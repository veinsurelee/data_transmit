==> flow/design.v <==
module ask_mod#(
    parameter OUTPUT_WIDTH = 12           
)(
    input clk,
    input rst,
    input data_bit,             				 
	 input [OUTPUT_WIDTH-1:0] sine_c,      		       
    output reg [OUTPUT_WIDTH-1:0] dac_out
);
    always @(posedge rst or posedge clk) begin
		if(rst)
			dac_out <=0;
		else
		begin
			  if (data_bit)
					dac_out <= sine_c;
			  else
					dac_out <= 0;
		end
    end
endmodule
module bpsk_mod#(
    parameter OUTPUT_WIDTH = 12           
)(
    input clk,
    input rst,
    input data_bit,              
	 input [OUTPUT_WIDTH-1:0] sine_c,      		       
    output reg [OUTPUT_WIDTH-1:0] dac_out
);
    always @(posedge rst or posedge clk) begin
		if(rst)
			dac_out <= 0;
		else
		begin
		  if (data_bit)
				dac_out <= sine_c;
		  else
				dac_out <= ~sine_c + 1;   
		end
    end
endmodule
module data_transmit #(
	 parameter OUTPUT_WIDTH = 12
)(
    input clk,
    input rst,
	 input Data_in,
	 input mode_sel,
	 input [15:0] fcw,
	 output [11:0] mod_out,
	 output [OUTPUT_WIDTH-1:0] sine_c
);
	 nco #(
		 .OUTPUT_WIDTH(OUTPUT_WIDTH)           
	 ) u_nco(
		 .clk(clk),                       
		 .rst(rst),                     
		 .fcw(fcw),     
		 .sine_out(sine_c)            
	 );
	modulator_config u_mod_config(
		.mode_sel(mode_sel),
		.clk(clk),
		.rst(rst),
		.data_in(Data_in),
		.freq_word(fcw),
		.mod_out(mod_out),
		.sine_c(sine_c)
	);
endmodule
module modulator_config #(
	 parameter PHASE_WIDTH = 16,           
    parameter ROM_ADDR_WIDTH = 8,         
    parameter OUTPUT_WIDTH = 12           
)(
    input mode_sel,   
    input clk, rst,
    input data_in,
	 input [PHASE_WIDTH-1:0] freq_word,
	 input [OUTPUT_WIDTH-1:0] sine_c,
    output wire [OUTPUT_WIDTH:0] mod_out
);
    wire [OUTPUT_WIDTH:0] bpsk_out;
    bpsk_mod #(.OUTPUT_WIDTH(OUTPUT_WIDTH)
	 )bpsk(
		 .clk(clk), 
		 .rst(rst), 
		 .sine_c(sine_c),
		 .data_bit(data_in), 
		 .dac_out(bpsk_out)
	 );
	 wire [OUTPUT_WIDTH:0] ask_out;
	 ask_mod  ask (
		 .clk(clk), 
		 .rst(rst), 
		 .sine_c(sine_c),
		 .data_bit(data_in), 
		 .dac_out(ask_out)
	 );
    assign mod_out = (mode_sel == 1'b0) ? bpsk_out :ask_out;
endmodule
module nco #(
    parameter PHASE_WIDTH = 16,           
    parameter ROM_ADDR_WIDTH = 8,         
    parameter OUTPUT_WIDTH = 12           
)(
    input wire clk,                       
    input wire rst,                     
    input wire [PHASE_WIDTH-1:0] fcw,     
    output reg [OUTPUT_WIDTH-1:0] sine_out            
);
    reg [PHASE_WIDTH-1:0] phase_acc;      
    wire [ROM_ADDR_WIDTH-1:0] rom_addr;
    always @(posedge clk or posedge rst) begin
        if (rst)
            phase_acc <= 0;
        else
            phase_acc <= phase_acc + fcw;
    end
    assign rom_addr = phase_acc[PHASE_WIDTH-1 -: ROM_ADDR_WIDTH];
    wire [OUTPUT_WIDTH-1:0] sine_lut_out;
    sine_lut #(
        .ROM_ADDR_WIDTH(ROM_ADDR_WIDTH),
        .OUTPUT_WIDTH(OUTPUT_WIDTH)
    ) sine_table (
        .addr(rom_addr),
        .data(sine_lut_out)
    );
    always @(posedge clk) begin
        sine_out <= sine_lut_out;
    end
endmodule
module sine_lut #(
	 parameter OUTPUT_WIDTH = 12,           
	 parameter ROM_ADDR_WIDTH = 8
)(
    input wire [ROM_ADDR_WIDTH-1:0] addr,        
    output reg signed [OUTPUT_WIDTH-1:0] data        
);
    always @(*) begin
        case(addr)
				 8'd0  : data = 12'sd0;
				 8'd1  : data = 12'sd50;
				 8'd2  : data = 12'sd100;
				 8'd3  : data = 12'sd151;
				 8'd4  : data = 12'sd201;
				 8'd5  : data = 12'sd251;
				 8'd6  : data = 12'sd300;
				 8'd7  : data = 12'sd350;
				 8'd8  : data = 12'sd399;
				 8'd9  : data = 12'sd449;
				 8'd10 : data = 12'sd497;
				 8'd11 : data = 12'sd546;
				 8'd12 : data = 12'sd594;
				 8'd13 : data = 12'sd642;
				 8'd14 : data = 12'sd690;
				 8'd15 : data = 12'sd737;
				 8'd16 : data = 12'sd783;
				 8'd17 : data = 12'sd830;
				 8'd18 : data = 12'sd875;
				 8'd19 : data = 12'sd920;
				 8'd20 : data = 12'sd965;
				 8'd21 : data = 12'sd1009;
				 8'd22 : data = 12'sd1052;
				 8'd23 : data = 12'sd1095;
				 8'd24 : data = 12'sd1137;
				 8'd25 : data = 12'sd1179;
				 8'd26 : data = 12'sd1219;
				 8'd27 : data = 12'sd1259;
				 8'd28 : data = 12'sd1299;
				 8'd29 : data = 12'sd1337;
				 8'd30 : data = 12'sd1375;
				 8'd31 : data = 12'sd1411;
				 8'd32 : data = 12'sd1447;
				 8'd33 : data = 12'sd1483;
				 8'd34 : data = 12'sd1517;
				 8'd35 : data = 12'sd1550;
				 8'd36 : data = 12'sd1582;
				 8'd37 : data = 12'sd1614;
				 8'd38 : data = 12'sd1644;
				 8'd39 : data = 12'sd1674;
				 8'd40 : data = 12'sd1702;
				 8'd41 : data = 12'sd1729;
				 8'd42 : data = 12'sd1756;
				 8'd43 : data = 12'sd1781;
				 8'd44 : data = 12'sd1805;
				 8'd45 : data = 12'sd1828;
				 8'd46 : data = 12'sd1850;
				 8'd47 : data = 12'sd1871;
				 8'd48 : data = 12'sd1891;
				 8'd49 : data = 12'sd1910;
				 8'd50 : data = 12'sd1927;
				 8'd51 : data = 12'sd1944;
				 8'd52 : data = 12'sd1959;
				 8'd53 : data = 12'sd1973;
				 8'd54 : data = 12'sd1986;
				 8'd55 : data = 12'sd1997;
				 8'd56 : data = 12'sd2008;
				 8'd57 : data = 12'sd2017;
				 8'd58 : data = 12'sd2025;
				 8'd59 : data = 12'sd2032;
				 8'd60 : data = 12'sd2037;
				 8'd61 : data = 12'sd2041;
				 8'd62 : data = 12'sd2045;
				 8'd63 : data = 12'sd2046;
				 8'd64 : data = 12'sd2047;
				 8'd65 : data = 12'sd2046;
				 8'd66 : data = 12'sd2045;
				 8'd67 : data = 12'sd2041;
				 8'd68 : data = 12'sd2037;
				 8'd69 : data = 12'sd2032;
				 8'd70 : data = 12'sd2025;
				 8'd71 : data = 12'sd2017;
				 8'd72 : data = 12'sd2008;
				 8'd73 : data = 12'sd1997;
				 8'd74 : data = 12'sd1986;
				 8'd75 : data = 12'sd1973;
				 8'd76 : data = 12'sd1959;
				 8'd77 : data = 12'sd1944;
				 8'd78 : data = 12'sd1927;
				 8'd79 : data = 12'sd1910;
				 8'd80 : data = 12'sd1891;
				 8'd81 : data = 12'sd1871;
				 8'd82 : data = 12'sd1850;
				 8'd83 : data = 12'sd1828;
				 8'd84 : data = 12'sd1805;
				 8'd85 : data = 12'sd1781;
				 8'd86 : data = 12'sd1756;
				 8'd87 : data = 12'sd1729;
				 8'd88 : data = 12'sd1702;
				 8'd89 : data = 12'sd1674;
				 8'd90 : data = 12'sd1644;
				 8'd91 : data = 12'sd1614;
				 8'd92 : data = 12'sd1582;
				 8'd93 : data = 12'sd1550;
				 8'd94 : data = 12'sd1517;
				 8'd95 : data = 12'sd1483;
				 8'd96 : data = 12'sd1447;
				 8'd97 : data = 12'sd1411;
				 8'd98 : data = 12'sd1375;
				 8'd99 : data = 12'sd1337;
				 8'd100: data = 12'sd1299;
				 8'd101: data = 12'sd1259;
				 8'd102: data = 12'sd1219;
				 8'd103: data = 12'sd1179;
				 8'd104: data = 12'sd1137;
				 8'd105: data = 12'sd1095;
				 8'd106: data = 12'sd1052;
				 8'd107: data = 12'sd1009;
				 8'd108: data = 12'sd965;
				 8'd109: data = 12'sd920;
				 8'd110: data = 12'sd875;
				 8'd111: data = 12'sd830;
				 8'd112: data = 12'sd783;
				 8'd113: data = 12'sd737;
				 8'd114: data = 12'sd690;
				 8'd115: data = 12'sd642;
				 8'd116: data = 12'sd594;
				 8'd117: data = 12'sd546;
				 8'd118: data = 12'sd497;
				 8'd119: data = 12'sd449;
				 8'd120: data = 12'sd399;
				 8'd121: data = 12'sd350;
				 8'd122: data = 12'sd300;
				 8'd123: data = 12'sd251;
				 8'd124: data = 12'sd201;
				 8'd125: data = 12'sd151;
				 8'd126: data = 12'sd100;
				 8'd127: data = 12'sd50;
				 8'd128: data = 12'sd0;
				 8'd129: data = -12'sd50;
				 8'd130: data = -12'sd100;
				 8'd131: data = -12'sd151;
				 8'd132: data = -12'sd201;
				 8'd133: data = -12'sd251;
				 8'd134: data = -12'sd300;
				 8'd135: data = -12'sd350;
				 8'd136: data = -12'sd399;
				 8'd137: data = -12'sd449;
				 8'd138: data = -12'sd497;
				 8'd139: data = -12'sd546;
				 8'd140: data = -12'sd594;
				 8'd141: data = -12'sd642;
				 8'd142: data = -12'sd690;
				 8'd143: data = -12'sd737;
				 8'd144: data = -12'sd783;
				 8'd145: data = -12'sd830;
				 8'd146: data = -12'sd875;
				 8'd147: data = -12'sd920;
				 8'd148: data = -12'sd965;
				 8'd149: data = -12'sd1009;
				 8'd150: data = -12'sd1052;
				 8'd151: data = -12'sd1095;
				 8'd152: data = -12'sd1137;
				 8'd153: data = -12'sd1179;
				 8'd154: data = -12'sd1219;
				 8'd155: data = -12'sd1259;
				 8'd156: data = -12'sd1299;
				 8'd157: data = -12'sd1337;
				 8'd158: data = -12'sd1375;
				 8'd159: data = -12'sd1411;
				 8'd160: data = -12'sd1447;
				 8'd161: data = -12'sd1483;
				 8'd162: data = -12'sd1517;
				 8'd163: data = -12'sd1550;
				 8'd164: data = -12'sd1582;
				 8'd165: data = -12'sd1614;
				 8'd166: data = -12'sd1644;
				 8'd167: data = -12'sd1674;
				 8'd168: data = -12'sd1702;
				 8'd169: data = -12'sd1729;
				 8'd170: data = -12'sd1756;
				 8'd171: data = -12'sd1781;
				 8'd172: data = -12'sd1805;
				 8'd173: data = -12'sd1828;
				 8'd174: data = -12'sd1850;
				 8'd175: data = -12'sd1871;
				 8'd176: data = -12'sd1891;
				 8'd177: data = -12'sd1910;
				 8'd178: data = -12'sd1927;
				 8'd179: data = -12'sd1944;
				 8'd180: data = -12'sd1959;
				 8'd181: data = -12'sd1973;
				 8'd182: data = -12'sd1986;
				 8'd183: data = -12'sd1997;
				 8'd184: data = -12'sd2008;
				 8'd185: data = -12'sd2017;
				 8'd186: data = -12'sd2025;
				 8'd187: data = -12'sd2032;
				 8'd188: data = -12'sd2037;
				 8'd189: data = -12'sd2041;
				 8'd190: data = -12'sd2045;
				 8'd191: data = -12'sd2046;
				 8'd192: data = -12'sd2047;
				 8'd193: data = -12'sd2046;
				 8'd194: data = -12'sd2045;
				 8'd195: data = -12'sd2041;
				 8'd196: data = -12'sd2037;
				 8'd197: data = -12'sd2032;
				 8'd198: data = -12'sd2025;
				 8'd199: data = -12'sd2017;
				 8'd200: data = -12'sd2008;
				 8'd201: data = -12'sd1997;
				 8'd202: data = -12'sd1986;
				 8'd203: data = -12'sd1973;
				 8'd204: data = -12'sd1959;
				 8'd205: data = -12'sd1944;
				 8'd206: data = -12'sd1927;
				 8'd207: data = -12'sd1910;
				 8'd208: data = -12'sd1891;
				 8'd209: data = -12'sd1871;
				 8'd210: data = -12'sd1850;
				 8'd211: data = -12'sd1828;
				 8'd212: data = -12'sd1805;
				 8'd213: data = -12'sd1781;
				 8'd214: data = -12'sd1756;
				 8'd215: data = -12'sd1729;
				 8'd216: data = -12'sd1702;
				 8'd217: data = -12'sd1674;
				 8'd218: data = -12'sd1644;
				 8'd219: data = -12'sd1614;
				 8'd220: data = -12'sd1582;
				 8'd221: data = -12'sd1550;
				 8'd222: data = -12'sd1517;
				 8'd223: data = -12'sd1483;
				 8'd224: data = -12'sd1447;
				 8'd225: data = -12'sd1411;
				 8'd226: data = -12'sd1375;
				 8'd227: data = -12'sd1337;
				 8'd228: data = -12'sd1299;
				 8'd229: data = -12'sd1259;
				 8'd230: data = -12'sd1219;
				 8'd231: data = -12'sd1179;
				 8'd232: data = -12'sd1137;
				 8'd233: data = -12'sd1095;
				 8'd234: data = -12'sd1052;
				 8'd235: data = -12'sd1009;
				 8'd236: data = -12'sd965;
				 8'd237: data = -12'sd920;
				 8'd238: data = -12'sd875;
				 8'd239: data = -12'sd830;
				 8'd240: data = -12'sd783;
				 8'd241: data = -12'sd737;
				 8'd242: data = -12'sd690;
				 8'd243: data = -12'sd642;
				 8'd244: data = -12'sd594;
				 8'd245: data = -12'sd546;
				 8'd246: data = -12'sd497;
				 8'd247: data = -12'sd449;
				 8'd248: data = -12'sd399;
				 8'd249: data = -12'sd350;
				 8'd250: data = -12'sd300;
				 8'd251: data = -12'sd251;
				 8'd252: data = -12'sd201;
				 8'd253: data = -12'sd151;
				 8'd254: data = -12'sd100;
				 8'd255: data = -12'sd50;
			endcase
    end
endmodule
* From RTL to reports: data_transmit
What the tools print for data_transmit, step after step. Line numbers count from 1 in the design file above. Cell names lack the library's common part. The mark - stands for no value.
Set-up: top module data_transmit, clock port clk, cell library sky130hd, library corner tt_025C_1v80

* Word level
Yosys after proc, flatten, opt, wreduce and memory -nomap, before mapping. Enables and synchronous resets that opt folds into registers are not counted as muxes. Memory bits, and registers merged into a memory's read port (data or address), are not among the register bits. Print and check cells are not counted. Equal cells are merged and count once. Memory sizes are those after Yosys's memory passes, which may raise the word count (mostly to a power of two), join words into wider ones and drop unused or constant bits.
Operators by class: add/subtract/negate cells 2, mux-type cells 3, bitwise operators 1
Operators with widths (count):
- 2-to-1 mux 12 bit | 3
- adder 16 bit | 1
- adder 12 x 1 -> 12 bit (second input constant) | 1
- inverter 12 bit | 1
Word-level totals: register bits after elaboration 40, ROM bits 3072, word width x clocked read ports 12, memories 1, output and inout port bits 24
Memory list:
- (no name shown) | depth 256, bits a word 12, rd ports 1, wr ports 0, RTL line 142 | case(addr)

* Longest topological paths
Longest topological path by Yosys (ltp), each cell counted once; first at word level (registers and memories cut), then after technology mapping (sequential cells cut; the memories' decode and read muxes count).
Logic depth: word-level depth 3, ABC_AREA 0, gate-level depth with buffers 10, depth with buffers taken out 9

* After synthesis
Yosys stat after the flow's synthesis: flattened, memories mapped to cells. It holds for the ABC_AREA given above (unset counts as 0); a run with the other value may have another netlist.
Cell types:
- dfrtp_1 | count 40, area in all 1000.96 um^2
- ha_1 | count 29, area in all 362.848 um^2
- a21oi_1 | count 72, area in all 360.346 um^2
- nor2_1 | count 65, area in all 243.984 um^2
- dfxtp_1 | count 12, area in all 240.23 um^2
- o21ai_0 | count 44, area in all 220.211 um^2
- nand2_1 | count 55, area in all 206.448 um^2
- mux2_2 | count 13, area in all 146.39 um^2
- nor3_1 | count 28, area in all 140.134 um^2
- a31oi_1 | count 22, area in all 137.632 um^2
- nand2b_1 | count 22, area in all 137.632 um^2
- nor2b_1 | count 21, area in all 131.376 um^2
- a211oi_1 | count 16, area in all 120.115 um^2
- clkbuf_1 | count 31, area in all 116.362 um^2
- xnor2_1 | count 13, area in all 113.859 um^2
- and2_1 | count 17, area in all 106.352 um^2
- buf_2 | count 20, area in all 100.096 um^2
- a311oi_1 | count 11, area in all 96.342 um^2
Other cell types: 53; their cells: 207.
Synthesis totals: cells in the netlist 738, mapped area 0.0055115 mm^2, sequential part of the area 0.0012412 mm^2, flip-flops 52, buffer cells 63
By module: a second synthesis without flattening, with its own total; a netlist apart from the flattened one above.
Unflattened totals: cell total of the unflattened synthesis 790, area (unflattened synthesis) 0.0060145 mm^2
Rows give one instance, submodules left out.
By module:
- sine_lut | instances 1, cells 568, area 0.0034158 mm^2, seq. area 0 mm^2
- nco (OUTPUT_WIDTH=12) | instances 1, cells 133, area 0.0014501 mm^2, seq. area 0.0006406 mm^2
- bpsk_mod (OUTPUT_WIDTH=12) | instances 1, cells 48, area 0.000553 mm^2, seq. area 0.0003003 mm^2
- ask_mod | instances 1, cells 26, area 0.0004004 mm^2, seq. area 0.0003003 mm^2
- modulator_config | instances 1, cells 15, area 0.0001952 mm^2, seq. area 0 mm^2
- data_transmit | instances 1, cells 0, area 0 mm^2, seq. area 0 mm^2

* Path before layout
OpenSTA on the mapped netlist: ideal clock, no wires. The path of least setup slack (recovery checks aside). Input and output delay are each 20% of the period. Register names are those of the netlist, which keeps one name where synthesis merged equal registers.
Timing path post-synthesis: path kind input to register, from in fcw[0], to reg u_nco.phase_acc[12], clock period 3.83 ns, setup time 0.129 ns, time at the first pin 0.766 ns, arrival 2.551 ns, data required time 3.701 ns, path slack 1.151 ns, delay of the path 1.914 ns, stages 9, buffers on the path 0, synthesis period reached 2.679 ns
"delay of the path" is the arrival time less input delay plus setup time. "stages": output pins that drive a net of the path, with the launching flip-flop's if there is one; two outputs of one cell count as two. "synthesis period reached" is the clock period less the worst setup slack; recovery checks do not enter. This is arithmetic on one report: input and output delays are still those of the set period (20% each). The rows between start and end are the longest chain of elaborated cells between them; the timing report does not say that the signal goes this way. Where chains are equally long, one stands for them. A line is the first line of the expression or statement that the cell stems from. Yosys adds cells for indexed reads and writes and turns some case tables into memories.
On the way, post-synthesis: cell sequence ha_1 inv_1 fa_1 nor2b_1 o31a_1 nor4_2 o31ai_2 mux2i_1 a2111o_1, length of the longest elaborated chain 1, elaborated cells between the ends (all ways) 1, those cells by class add/sub (1)
Ends and longest elaborated chain, post-synthesis:
- start, declared | RTL line 50 | input [15:0] fcw,
- adder 16 bit | RTL line 119 | phase_acc <= phase_acc + fcw;
- end, assigned | RTL line 117 | phase_acc <= 0;
- end, assigned | RTL line 119
- end, declared | RTL line 113 | reg [PHASE_WIDTH-1:0] phase_acc;

* Worst path after layout
From the final timing report of run 2: the path of least setup slack in the routed layout; clock arrival at registers is part of the times.
Timing path after layout: path kind register to register, from reg u_nco.phase_acc[9], to reg u_nco.sine_out[1], clock period 2.16 ns, setup time 0.13 ns, time at the first pin 0.29 ns, arrival 2.72 ns, data required time 2.32 ns, path slack -0.40 ns, stages 8, buffers on the path 1
On the way, after layout: cell sequence dfrtp_2 buf_4 inv_6 ha_2 nor2b_4 o311ai_0 a311o_1 a31oi_1
Ends and longest elaborated chain, after layout:
- start, declared | RTL line 113 | reg [PHASE_WIDTH-1:0] phase_acc;
- start, assigned | RTL line 117 | phase_acc <= 0;
- start, assigned | RTL line 119 | phase_acc <= phase_acc + fcw;
- end, declared | RTL line 111 | output reg [OUTPUT_WIDTH-1:0] sine_out
No chain of elaborated cells between the ends is given.

Ticket comment

Top module data_transmit; platform sky130hd; tools Yosys and OpenROAD; 2 stored runs in no particular order. Input and output delays are each 20% of the period that was set; the output load is 0.01 pF.
By "clock period achieved" is meant the clock period of the run minus its worst setup slack. This is arithmetic on one report: input and output delays are still those of the set period (20% each).
By "time used up by the worst setup path" is meant the share of the clock period that the worst setup path is allowed (20% is reserved at inputs, 20% at outputs), minus its slack. Clock arrival times at its registers enter into it.

* Run 1 | settings: period_ns 3.38; CORE_UTILIZATION 56; SETUP_SLACK_MARGIN -0.24; CORE_ASPECT_RATIO 1.3; CELL_PAD_IN_SITES_DETAIL_PLACEMENT 2; TNS_END_PERCENT 50; GPL_TIMING_DRIVEN 1; CTS_CLUSTER_SIZE 74; CAP_MARGIN 10; SLEW_MARGIN 0; MAX_ROUTING_LAYER met4; CORE_MARGIN 2 | incomplete, placement halted on DPL-0033
* Run 2 | settings: period_ns 2.16; CORE_UTILIZATION 46; PLACE_DENSITY_LB_ADDON 0.04; CORE_ASPECT_RATIO 1.6; CORE_MARGIN 6; ABC_AREA 0; GPL_TIMING_DRIVEN 0; CTS_CLUSTER_SIZE 14; CTS_CLUSTER_DIAMETER 235; MAX_ROUTING_LAYER met4; CAP_MARGIN 20; SLEW_MARGIN 20 | results: Yosys chip area after synthesis 0.0055115 mm^2; clock period achieved 2.558 ns; smallest hold slack 0.417 ns; smallest setup slack -0.398 ns; time used up by the worst setup path 2.56 ns; critical path type register to register; total negative slack on setup checks -3.118 ns; final utilization 0.659; die size 0.0148256 mm^2; std-cell area (final layout) 0.0077111 mm^2
